==> flow/design.v <==
module contador(clk, sel, tempo, aux, pause, reseta, cfg, salve, tim1, tim2);
	input reseta;
	input clk;
	input sel;
	input [15:0] tempo;
	input pause;
	input cfg;
	input salve;
	output reg [15:0] aux;
	output reg tim1, tim2;
	wire cfg;
	wire reseta;
	reg[25:0] cont;
	reg [15:0] segundos;
	reg [25:0] cont_aux;
	reg [15:0] segundim;
	reg flag;
	reg flag_aux;
	reg flag2;	
	reg reseta_aux;
	initial begin
		tim1 <= 0;
		tim2 <= 0;
		flag2 <= 0;
		flag <= 0;
		flag_aux <= 1;
	end
	always @ (posedge clk) begin
		case(cfg)  
			1:begin
				if(salve == 1) flag2 = 0;  
				if(flag2 == 0) begin
					flag2 = 1;
					cont <= 0;
					segundos <= 0;
					aux <= 0;
				end
				else begin
					if(!sel) segundos <= 0;  
					else segundos <= tempo;
					aux <= tempo;
				end
				tim1 <= 0;
				tim2 <= 0;
			end		
			0: begin
				if(salve == 1) flag = 0;	
				if(reseta == flag_aux) begin
					case(sel)
						0:begin
							segundos <= 16'b000000000000000;
							cont <= 0;
						end	
						1:begin
							segundos <= tempo;
							cont <= 0;
						end
					endcase
					if(flag_aux == 1) flag_aux <= 0;
					if(flag_aux == 0) flag_aux <= 1;
				end
				if(!flag) begin 
					if(sel) segundos <= tempo;
					else segundos <= 0;
					flag <= 1;
				end
				cont_aux <= cont;
				segundim <= segundos;
				cont <= cont_aux + 1;
				if(!pause) aux <= segundos;  
				if(cont == 26'b01011111010111100001000000) begin
					case(sel)
						0: begin
							if(segundos < tempo) segundos <= segundim + 1;  
							else begin tim1 <= ~tim1; tim2 <= ~tim2; end
						end
						1:begin
							if(segundos > 0) segundos <= segundim - 1;  
							else begin tim1 <= ~tim1; tim2 <= ~tim2; end
						end
					endcase
					cont <= 0;
				end
				flag2 <= 1;
			end
		endcase
	end
endmodule
Step by step through the tools: contador
Tool output for the design above, in the order of the flow.
Lines are those of the file above, counted from 1.
Operators: Yosys type, input widths -> output width; for muxes data width and select width s.
{"block": "design", "design": "contador", "clock": "clk", "lib": "sky130hd", "lib_corner": "tt_025C_1v80"}

After elaboration
Yosys after proc, flatten, opt, wreduce and memory -nomap, before mapping. Memory bits, and registers merged into a memory's read port (data or address), are not among the register bits. Print and check cells are not counted. Equal cells are merged and count once.
{"block": "bits", "register_bits": 105, "input_bits": 22, "output_inout_bits": 18, "wordCells": 59}
{"block": "classes", "add_sub_neg": 3, "n_cmp": 2, "equal": 8, "n_mux": 30, "logic": 4, "reduce_logical": 2}
{"block": "op_table", "operator": "$mux 16", "n": 9}
{"block": "op_table", "operator": "$pmux 16 s2", "n": 4}
{"block": "op_table", "operator": "$pmux 26 s2", "n": 1}
{"block": "op_table", "operator": "$mux 26", "n": 2}
{"block": "op_table", "operator": "$add 26x1->26 const B", "n": 1}
{"block": "op_table", "operator": "$eq 26x25->1 const B", "n": 1}
{"block": "op_table", "operator": "$add 16x1->16 const B", "n": 1}
{"block": "op_table", "operator": "$sub 16x1->16 const B", "n": 1}
{"block": "op_table", "operator": "$gt 16x1->1 const B", "n": 1}
{"block": "op_table", "operator": "$lt 16x16->1", "n": 1}
{"block": "op_table", "operator": "$mux 1", "n": 10}
{"block": "op_table", "operator": "$ne 3x3->1 const B", "n": 3}
{"block": "op_table", "operator": "$pmux 1 s2", "n": 4}
{"block": "op_table", "operator": "$ne 2x2->1 const B", "n": 3}
{"block": "op_table", "operator": "$not 1->1", "n": 4}
{"block": "op_table", "operator": "$reduce_and 4->1", "n": 1}
{"block": "op_table", "operator": "$reduce_and 2->1", "n": 1}
{"block": "op_table", "operator": "$eq 1x1->1", "n": 1}

Logic depth
Depth = most cells in a row (Yosys ltp): at word level without a register or memory, in the mapped netlist without a sequential cell, where the memories' decode and read muxes count.
{"block": "depth", "word_depth": 8, "abc_area": 0, "mapped_depth": 10, "mapped_depth_nobuf": 9}

After synthesis
Source: synth_stat.txt of the flow (Yosys; design flattened, memories mapped). It holds for the ABC_AREA given above (unset counts as 0); a run with the other value may have another netlist.
{"block": "by_type", "cell": "sky130_fd_sc_hd__edfxtp_1", "n": 88, "area_total_um2": 2.64E+03}
{"block": "by_type", "cell": "sky130_fd_sc_hd__dfxtp_1", "n": 17, "area_total_um2": 340.326}
{"block": "by_type", "cell": "sky130_fd_sc_hd__ha_1", "n": 18, "area_total_um2": 225.216}
{"block": "by_type", "cell": "sky130_fd_sc_hd__xor2_1", "n": 22, "area_total_um2": 192.685}
{"block": "by_type", "cell": "sky130_fd_sc_hd__a22o_1", "n": 20, "area_total_um2": 175.168}
{"block": "by_type", "cell": "sky130_fd_sc_hd__nor2_1", "n": 40, "area_total_um2": 150.144}
{"block": "by_type", "cell": "sky130_fd_sc_hd__nand2_1", "n": 34, "area_total_um2": 127.622}
{"block": "by_type", "cell": "sky130_fd_sc_hd__nand3_1", "n": 25, "area_total_um2": 125.12}
{"block": "by_type", "cell": "sky130_fd_sc_hd__inv_1", "n": 26, "area_total_um2": 97.594}
{"block": "by_type", "cell": "sky130_fd_sc_hd__and3_1", "n": 13, "area_total_um2": 81.328}
{"block": "by_type", "cell": "sky130_fd_sc_hd__o21ai_0", "n": 16, "area_total_um2": 80.077}
{"block": "by_type", "cell": "sky130_fd_sc_hd__a21oi_1", "n": 15, "area_total_um2": 75.072}
{"block": "by_type", "cell": "sky130_fd_sc_hd__nand4_1", "n": 12, "area_total_um2": 75.072}
{"block": "by_type", "cell": "sky130_fd_sc_hd__a221o_1", "n": 7, "area_total_um2": 70.067}
{"block": "by_type", "cell": "sky130_fd_sc_hd__xnor2_1", "n": 8, "area_total_um2": 70.067}
{"block": "by_type", "cell": "sky130_fd_sc_hd__clkbuf_1", "n": 15, "area_total_um2": 56.304}
{"block": "by_type", "cell": "sky130_fd_sc_hd__nor3_1", "n": 11, "area_total_um2": 55.053}
{"block": "by_type", "cell": "sky130_fd_sc_hd__a211oi_1", "n": 6, "area_total_um2": 45.043}
Not listed: further types 43, cells in them 86.
{"block": "synth_totals", "cell_count": 479, "synth_area_um2": 5371.4, "seqArea_um2": 2982.9, "ff_cells": 105, "n_buf": 23}

Path before layout
Path of least setup slack by OpenSTA after synthesis, without wires, with an ideal clock, recovery checks aside; 20% of the period is set as input and as output delay. Where synthesis merged equal registers, the netlist keeps one of their names.
{"block": "synth_path", "kind": "input to register", "startpoint": "input port cfg", "endpoint": "register aux[0]", "clock_period_ns": 3.54, "input_delay_ns": 0.708, "setup_time_ns": 0.473, "t_first_pin_ns": 0.708, "arrival_ns": 3.289, "required_time_ns": 3.067, "setup_slack_ns": -0.222, "delay_ns": 3.054, "driving_pins": 4, "n_path_buf": 2, "synth_period_reached_ns": 3.762}
"delay_ns" is the arrival time less input delay plus setup time.
"driving_pins" counts driving pins, that of a launching flip-flop among them; a cell with two outputs on the path counts twice.
"synth_period_reached_ns" = period - worst setup slack (recovery checks aside). The figure is calculated, with input and output delays left at 20% of the set period.
The rows between start and end are the longest chain of elaborated cells between them; the timing report does not say that the signal goes this way. Where chains are equally long, one stands for them.
A line is the first line of the expression or statement that the cell stems from. Yosys adds cells for indexed reads and writes and turns some case tables into memories.
A register here has more assigning lines than the two given.
Only ways into the end's enable, where the timed path ends, are counted here.
{"block": "synth_between", "path_cell_list": "sky130_fd_sc_hd__inv_1 > sky130_fd_sc_hd__clkbuf_1 > sky130_fd_sc_hd__buf_1 > sky130_fd_sc_hd__nand2_1", "elab_chain_len": 2, "cone_cells": 2, "cone_lines": 0, "classes_between": "1 x eq/ne; 1 x logic"}
{"block": "synth_rtl", "item": "from (decl)", "line_no": 7, "rtl": "input cfg;"}
{"block": "synth_rtl", "item": "$not 1->1", "line_no": 29, "rtl": "case(cfg)"}
{"block": "synth_rtl", "item": "$ne 2x2->1"}
{"block": "synth_rtl", "item": "to (assign)", "line_no": 41, "rtl": "aux <= tempo;"}
{"block": "synth_rtl", "item": "to (assign)", "line_no": 70, "rtl": "if(!pause) aux <= segundos;"}
{"block": "synth_rtl", "item": "to (decl)", "line_no": 9, "rtl": "output reg [15:0] aux;"}

Worst path after layout
From the final timing report of entry A: the path of least setup slack in the routed layout; clock arrival at registers is part of the times.
{"block": "layout_path", "kind": "input to register", "startpoint": "input port tempo[13]", "endpoint": "register segundos[14]", "clock_period_ns": 3.74, "input_delay_ns": 0.75, "setup_time_ns": 0.06, "t_first_pin_ns": 0.75, "arrival_ns": 3.40, "required_time_ns": 4.03, "setup_slack_ns": 0.64, "driving_pins": 11, "n_path_buf": 2}
The rows between start and end are the longest chain of elaborated cells between them; the timing report does not say that the signal goes this way. Where chains are equally long, one stands for them.
A register here has more assigning lines than the two given.
{"block": "layout_between", "path_cell_list": "sky130_fd_sc_hd__clkdlybuf4s50_1 > sky130_fd_sc_hd__inv_1 > sky130_fd_sc_hd__ha_1 > sky130_fd_sc_hd__and4_1 > sky130_fd_sc_hd__nor2b_1 > sky130_fd_sc_hd__a22oi_2 > sky130_fd_sc_hd__and3_4 > sky130_fd_sc_hd__buf_4 > sky130_fd_sc_hd__o21ai_0 > sky130_fd_sc_hd__a311oi_2 > sky130_fd_sc_hd__a221o_1", "elab_chain_len": 5, "cone_cells": 5, "cone_lines": 4, "classes_between": "1 x compare; 4 x mux"}
{"block": "layout_rtl", "item": "from (decl)", "line_no": 5, "rtl": "input [15:0] tempo;"}
{"block": "layout_rtl", "item": "$lt 16x16->1", "line_no": 74, "rtl": "if(segundos < tempo) segundos <= segundim + 1;"}
{"block": "layout_rtl", "item": "$mux 16", "line_no": 74}
{"block": "layout_rtl", "item": "$pmux 16 s2", "line_no": 72, "rtl": "case(sel)"}
{"block": "layout_rtl", "item": "$mux 16", "line_no": 71, "rtl": "if(cont == 26'b01011111010111100001000000) begin"}
{"block": "layout_rtl", "item": "$pmux 16 s2", "line_no": 29, "rtl": "case(cfg)"}
{"block": "layout_rtl", "item": "to (assign)", "line_no": 40, "rtl": "else segundos <= tempo;"}
{"block": "layout_rtl", "item": "to (assign)", "line_no": 55, "rtl": "segundos <= tempo;"}
{"block": "layout_rtl", "item": "to (decl)", "line_no": 14, "rtl": "reg [15:0] segundos;"}

Design contador on sky130hd. What follows are 2 stored runs of the flow, each under its own settings; their order means nothing. The constraints put input and output delay at 20% of the set period each and load the outputs with 0.01 pF.
By "worst_path_time_ns" is meant the share of the clock period that the worst setup path is allowed (20% is reserved at inputs, 20% at outputs), minus its slack. Clock arrival times at its registers enter into it.
By "power_mw" is meant OpenSTA's value without simulated activity: inputs other than the clock are taken to toggle once in ten clock periods, and the tool carries that through the logic.

{"run": "entry A", "settings": { "period_ns": 3.74, "CORE_UTILIZATION": 49, "SETUP_SLACK_MARGIN": 0.61, "PLACE_DENSITY_LB_ADDON": 0.28, "CORE_ASPECT_RATIO": 0.87, "CELL_PAD_IN_SITES_DETAIL_PLACEMENT": 1, "TNS_END_PERCENT": 80, "GPL_TIMING_DRIVEN": 1, "CTS_CLUSTER_SIZE": 88, "CAP_MARGIN": 0, "SLEW_MARGIN": 20, "CORE_MARGIN": 2 }, "results": { "setup_tns_ns": 0.000, "holdWs_ns": 0.450, "power_mw": 2.703, "synth_area_um2": 5371.4, "post_route_stdcell_area_um2": 6302.3, "worst_setup_slack_ns": 0.637, "design.die.area_um2": 11817.4, "worst_path_time_ns": 2.36, "timing.worst_path_kind": "input to register" }}
{"run": "entry B", "settings": { "period_ns": 3.68, "CORE_UTILIZATION": 56, "PLACE_DENSITY_LB_ADDON": 0.04, "CORE_ASPECT_RATIO": 1.09, "CORE_MARGIN": 2, "CELL_PAD_IN_SITES_GLOBAL_PLACEMENT": 0, "CELL_PAD_IN_SITES_DETAIL_PLACEMENT": 0, "CTS_CLUSTER_SIZE": 25, "CTS_CLUSTER_DIAMETER": 257, "CAP_MARGIN": 20, "SLEW_MARGIN": 20 }, "results": { "setup_tns_ns": 0.000, "holdWs_ns": 0.437, "power_mw": 2.403, "synth_area_um2": 5371.4, "post_route_stdcell_area_um2": 6069.6, "worst_setup_slack_ns": 0.424, "design.die.area_um2": 10391.8, "worst_path_time_ns": 2.52, "timing.worst_path_kind": "input to register" }}
