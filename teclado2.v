==> flow/design.v <==
module teclado2(clk, in, out, registrador_w, salve);
	input clk;
	input [3:0] in;
	output reg [3:0] out;
	output reg [15:0] registrador_w;
	output reg salve;
	parameter[2:0] coluna0 = 3'b000, coluna1 = 3'b001, coluna2 = 3'b010, debouncing = 3'b011, debouncing2 = 3'b100;
	parameter[3:0] tecla_1 = 4'b1110, tecla_4 = 4'b1101, tecla_7 = 4'b1011,
				   tecla_esp = 4'b0111, tecla_9 = 4'b1011, tecla_6 = 4'b1101, tecla_3 = 4'b1110,
				   tecla_0 = 4'b0111, tecla_8 = 4'b1011, tecla_5 = 4'b1101, tecla_2 = 4'b1110;
	reg [15:0] registrador_armazenamento_aux;
	reg [26:0] count;
	reg [26:0] count_aux;
	reg [3:0] numero;
	reg [2:0] state_anterior;
	reg [1:0] state_soma;
	reg [15:0] decimal_aux;
	reg [2:0] state;
	initial begin
		salve <= 0;
		count <= 0;
		state <= 0;
		count_aux <= 0;
	end
	always @(posedge clk) begin
		case(state)
			coluna0: begin
				out <= 4'b0111;
				state_anterior <= coluna0;
				state <= coluna1;
				registrador_w[15:12] <= registrador_armazenamento_aux[15:12];
				registrador_w[11:8] <= registrador_armazenamento_aux[11:8];
				registrador_w[7:4] <= registrador_armazenamento_aux[7:4];
				registrador_w[3:0] <= registrador_armazenamento_aux[3:0];
				case(in)
					tecla_1: begin
						numero <= 4'b0001;
						state <= debouncing;
					end
					tecla_4: begin
						numero <= 4'b0100;
						state <= debouncing;
					end
					tecla_7: begin
						numero <= 4'b0111;
						state <= debouncing;
					end
				endcase
			end
			coluna1: begin
				out <= 4'b1011;
				state_anterior <= coluna1;
				state <= coluna2;
				registrador_w[15:12] <= registrador_armazenamento_aux[15:12];
				registrador_w[11:8] <= registrador_armazenamento_aux[11:8];
				registrador_w[7:4] <= registrador_armazenamento_aux[7:4];
				registrador_w[3:0] <= registrador_armazenamento_aux[3:0];
				case(in)
					tecla_esp: begin
						salve <= 1;
						state <= debouncing2;
					end
					tecla_9: begin
						numero <= 4'b1001;
						state <= debouncing;
					end
					tecla_6: begin
						numero <= 4'b0110;
						state <= debouncing;
					end
					tecla_3: begin
						numero <= 4'b0011;
						state <= debouncing;
					end
				endcase
			end
			coluna2: begin
				out <= 4'b1101;
				state_anterior <= coluna2;
				state <= coluna0;
				registrador_w[15:12] <= registrador_armazenamento_aux[15:12];
				registrador_w[11:8] <= registrador_armazenamento_aux[11:8];
				registrador_w[7:4] <= registrador_armazenamento_aux[7:4];
				registrador_w[3:0] <= registrador_armazenamento_aux[3:0];
				case(in)
					tecla_0: begin
						numero <= 4'b0000;
						state <= debouncing;
					end
					tecla_8: begin
						numero <= 4'b1000;
						state <= debouncing;
					end
					tecla_5: begin
						numero <= 4'b0101;
						state <= debouncing;
					end
					tecla_2: begin
						numero <= 4'b0010;
						state <= debouncing;
					end
				endcase
			end
			debouncing: begin
				if(count < 27'd1) begin
					count <= count_aux + 1;
					count_aux <= count;
					registrador_armazenamento_aux[15:12] <= registrador_w[11:8];
					registrador_armazenamento_aux[11:8] <= registrador_w[7:4];
					registrador_armazenamento_aux[7:4] <= registrador_w[3:0];
					registrador_armazenamento_aux[3:0] <= numero;
				end
				else begin
					if(in == 4'b1111) begin
						state <= state_anterior;
						registrador_w[15:12] <= registrador_armazenamento_aux[15:12];
						registrador_w[11:8] <= registrador_armazenamento_aux[11:8];
						registrador_w[7:4] <= registrador_armazenamento_aux[7:4];
						registrador_w[3:0] <= registrador_armazenamento_aux[3:0];
						count <= 0;
						count_aux <= 0;
					end
					else begin
						state <= state_anterior;
						count <= 0;
						count_aux <= 0;
					end
				end
			end
			debouncing2:begin
				if(count < 27'd1) begin
					count <= count_aux + 1;
					count_aux <= count;
				end
				else begin
					if(in == 4'b1111) begin
						state <= state_anterior;
						count <= 0;
						salve <= 0;
						count_aux <= 0;
						registrador_armazenamento_aux[15:12] <= 0;
						registrador_armazenamento_aux[11:8] <= 0;
						registrador_armazenamento_aux[7:4] <= 0;
						registrador_armazenamento_aux[3:0] <= 0;
					end
					else begin
						state <= state_anterior;
						count <= 0;
						count_aux <= 0;
					end
				end
			end
		endcase
	end
endmodule
* From RTL to reports: teclado2
What the tools print for teclado2, step after step.
Lines are those of the file above, counted from 1.
Cell names lack the library's common part.
Not given: -
- Top :: teclado2
- Clock input :: clk
- Library :: sky130hd
- Library corner :: tt_025C_1v80

* Elaborated design
Counts by Yosys on the flattened word-level netlist (proc, flatten, opt, wreduce; memories kept). Register bits leave out memories and registers merged into their read ports (data or address). Print and check cells are left out.
- Register bits :: 101
- Bits of input ports :: 5
- Output and inout port bits :: 21
- Cells after elaboration :: 86
- Add/subtract/negate cells :: 1
- Order comparisons :: 1
- Eq/ne operators :: 19
- Multiplexer cells :: 41
- Reductions and logical operators :: 15
** Operator list (count)
- 27-bit 2-to-1 mux :: 4
- 4-bit parallel mux with 2-bit select :: 8
- 4-bit 2-to-1 mux :: 14
- 4-bit parallel mux with 3-bit select :: 4
- 27-bit by 1-bit adder with 27-bit output with constant B :: 1
- 27-bit by 1-bit < comparator with 1-bit output with constant B :: 1
- 4-bit equality test with constant B :: 4
- 4-bit parallel mux with 4-bit select :: 1
- 2-bit != test with constant B :: 7
- 4-bit AND reduction :: 3
- 3-bit parallel mux with 4-bit select :: 1
- 3-bit parallel mux with 3-bit select :: 1
- 4-bit != test with constant B :: 2
- 2-bit nonzero test :: 3
- 3-bit by 2-bit equality test with 1-bit output with constant B :: 2
- 3-bit OR reduction :: 2
- 3-bit parallel mux with 2-bit select :: 1
- 5-bit != test with constant B :: 1
- 5-bit nonzero test :: 1
- 4-bit by 3-bit equality test with 1-bit output with constant B :: 1
- 4-bit OR reduction :: 1
- 2-bit 2-to-1 mux :: 2
- 3-bit by 1-bit equality test with 1-bit output with constant B :: 1
- 3-bit equality test with constant B :: 1
- 3-bit zero test :: 1
- 3-bit AND reduction :: 1
- 3-bit nonzero test :: 1
- 3-bit 2-to-1 mux :: 1
Not listed: further kinds 4, cells in them 6.

* Longest topological paths
Yosys ltp: most cells in a row. Word level: on the elaborated netlist, between registers, memories and ports. Mapped: between sequential cells and ports; inverters and the memories' decode and read muxes count.
- Word-level depth :: 4
- ABC_AREA :: 0
- Gate-level depth with buffers :: 6
- Depth with buffers taken out :: 6

* Netlist
The flow's flattened synthesis, as Yosys stat reports it; memories are mapped. The netlist is that of the ABC_AREA named above (0 if unset); the other value can give another one.
- Standard cells after synthesis :: 297
- Mapped area :: 4186.5 um^2
- Area of sequential cells :: 2972.9 um^2
- Mapped flip-flops :: 99
- Buffers :: 11
** Cells by type
- edfxtp_1 :: count 99, area in all 2.97E+03 um^2
- and2_1 :: count 19, area in all 118.864 um^2
- a21oi_1 :: count 15, area in all 75.072 um^2
- nor2_1 :: count 19, area in all 71.318 um^2
- xor2_1 :: count 8, area in all 70.067 um^2
- nand2_1 :: count 16, area in all 60.058 um^2
- or3_1 :: count 9, area in all 56.304 um^2
- nand3_1 :: count 11, area in all 55.053 um^2
- o21ai_0 :: count 11, area in all 55.053 um^2
- o31ai_1 :: count 6, area in all 45.043 um^2
- nor4_1 :: count 7, area in all 43.792 um^2
- xnor2_1 :: count 5, area in all 43.792 um^2
- nand4_4 :: count 2, area in all 42.541 um^2
- or4_1 :: count 5, area in all 37.536 um^2
- nand4_1 :: count 5, area in all 31.28 um^2
- and3_1 :: count 4, area in all 25.024 um^2
- buf_4 :: count 3, area in all 22.522 um^2
- inv_1 :: count 6, area in all 22.522 um^2
Not listed: further types 29, cells in them 47.

* Timing after synthesis
Path of least setup slack by OpenSTA after synthesis, without wires, with an ideal clock, recovery checks aside; 20% of the period is set as input and as output delay. Where synthesis merged equal registers, the netlist keeps one of their names.
- Path kind :: input-to-reg
- Start point :: in in[3]
- End point :: reg registrador_w[0]
- Clock period :: 6.33 ns
- External input delay :: 1.266 ns
- Library setup time :: 0.411 ns
- Time at the first pin :: 1.266 ns
- Arrival time :: 2.749 ns
- Required time :: 5.919 ns
- Setup slack :: 3.169 ns
- Delay of the path :: 1.894 ns
- Driving pins on the path :: 4
- Path buffers :: 0
- Period reached after synthesis :: 3.161 ns
"delay of the path" is the arrival time less input delay plus setup time.
"driving pins on the path" counts driving pins, that of a launching flip-flop among them; a cell with two outputs on the path counts twice.
"period reached after synthesis" = period - worst setup slack (recovery checks aside). The figure is calculated, with input and output delays left at 20% of the set period.
Between the ends stands the longest chain of elaborated cells between them, by number of cells; it is not shown to be the way that was timed. Of several equally long chains one is given.
Each line given opens the expression or statement behind the cell; cells for indexed reads and writes are added by Yosys, which also makes memories of some case tables.
A register here has more assigning lines than the two given.
Only ways into the end's enable, where the timed path ends, are counted here.
- Cells stage by stage :: nand2_1 > nor2_1 > o21ai_0 > o21ai_0
- Length of the longest elaborated chain :: 3
- Elaborated cells on any way between the ends :: 3
- Those cells by class :: eq/ne (2); reduce/logical (1)
** Ends and longest elaborated chain, after synthesis
- from (decl) :: RTL line 3 : input [3:0] in;
- 4-bit equality test :: RTL line 114 : if(in == 4'b1111) begin
- 2-bit != test
- 3-bit AND reduction
- to (assign) :: RTL line 84 : registrador_w[3:0] <= registrador_armazenamento_aux[3:0];
- to (assign) :: RTL line 119 : registrador_w[3:0] <= registrador_armazenamento_aux[3:0];
- to (decl) :: RTL line 5 : output reg [15:0] registrador_w;

* Worst path after layout
Path of least setup slack in the final report of run 1 (OpenROAD, finished layout, wires in). Where an end is a register, its clock arrival counts in the times.
- Path kind :: reg-to-reg
- Start point :: reg state[2]
- End point :: reg registrador_armazenamento_aux[9]
- Clock period :: 3.1 ns
- Library setup time :: 0.30 ns
- Time at the first pin :: 0.33 ns
- Arrival time :: 2.22 ns
- Required time :: 3.13 ns
- Setup slack :: 0.92 ns
- Driving pins on the path :: 5
- Path buffers :: 1
Between the ends stands the longest chain of elaborated cells between them, by number of cells; it is not shown to be the way that was timed. Of several equally long chains one is given.
A register here has more assigning lines than the two given.
Only ways into the end's enable, where the timed path ends, are counted here.
- Cells stage by stage :: edfxtp_1 > inv_1 > or3_1 > o22ai_1 > buf_4
- Length of the longest elaborated chain :: 3
- Elaborated cells on any way between the ends :: 7
- Source lines of those cells :: 1
- Those cells by class :: eq/ne (5); reduce/logical (2)
** Ends and longest elaborated chain, post-layout
- from (decl) :: RTL line 18 : reg [2:0] state;
- from (assign) :: RTL line 30 : state <= coluna1;
- from (assign) :: RTL line 38 : state <= debouncing;
- 3-bit by 2-bit equality test with 1-bit output :: RTL line 26 : case(state)
- 2-bit != test
- 4-bit AND reduction
- to (assign) :: RTL line 109 : registrador_armazenamento_aux[11:8] <= registrador_w[7:4];
- to (assign) :: RTL line 142 : registrador_armazenamento_aux[11:8] <= 0;
- to (decl) :: RTL line 11 : reg [15:0] registrador_armazenamento_aux;

Wiki page: teclado2 / flow data

Below are 2 stored runs of the flow (Yosys, OpenROAD; platform sky130hd) on teclado2, each with its settings and what was measured, unordered. Constraints: input delay and output delay 20% of the set period each, output load 0.01 pF.
"achieved period" is the run's clock period less its worst setup slack. It is reckoned from that one timing run; input and output delays stay at 20% of the period that was set.
"time of the worst setup path" means the part of the period allowed to the worst setup path (the constraints hold back 20% at inputs and 20% at outputs) less its slack; where the path has registers, the arrival times of their clocks count too.
"total power after layout" rests on the timing tool's default activity at the inputs, not on a simulated workload.

** Run 1
- Settings :: period_ns=3.1; CORE_UTILIZATION=25; SETUP_SLACK_MARGIN=0.08; PLACE_DENSITY=0.55; CORE_ASPECT_RATIO=1.39; CORE_MARGIN=2; CELL_PAD_IN_SITES_GLOBAL_PLACEMENT=3; ABC_AREA=0; GPL_ROUTABILITY_DRIVEN=1; CTS_CLUSTER_SIZE=91; CAP_MARGIN=30; SLEW_MARGIN=20
- Time of the worst setup path :: 2.18 ns
- Worst path kind :: reg-to-reg
- Worst setup slack after layout :: 0.916 ns
- Achieved period :: 2.184 ns
- Synthesized cell area :: 4186.5 um^2
- Standard-cell area after routing :: 5082.4 um^2
- Utilization :: 31.2 %
- Total negative slack :: 0.000 ns
- Full die area :: 17811.4 um^2
- Worst hold slack after layout :: 0.421 ns
- Total power after layout :: 4.343 mW

** Run 2
- Settings :: period_ns=4.06; CORE_UTILIZATION=35; SETUP_SLACK_MARGIN=-0.09; PLACE_DENSITY_LB_ADDON=0.16; CELL_PAD_IN_SITES_DETAIL_PLACEMENT=2; ABC_AREA=1; GPL_ROUTABILITY_DRIVEN=1; CTS_CLUSTER_SIZE=40; CAP_MARGIN=10; SLEW_MARGIN=20; MIN_ROUTING_LAYER=met1; MAX_ROUTING_LAYER=met5; CORE_MARGIN=2
- Full die area :: 13481.5 um^2
- Time of the worst setup path :: 2.38 ns
- Worst path kind :: reg-to-reg
- Worst setup slack after layout :: 1.682 ns
- Synthesized cell area :: 4399.2 um^2
- Total negative slack :: 0.000 ns
- Standard-cell area after routing :: 5223.8 um^2
- Worst hold slack after layout :: 0.421 ns
- Utilization :: 43.0 %
- Achieved period :: 2.378 ns
- Total power after layout :: 3.782 mW
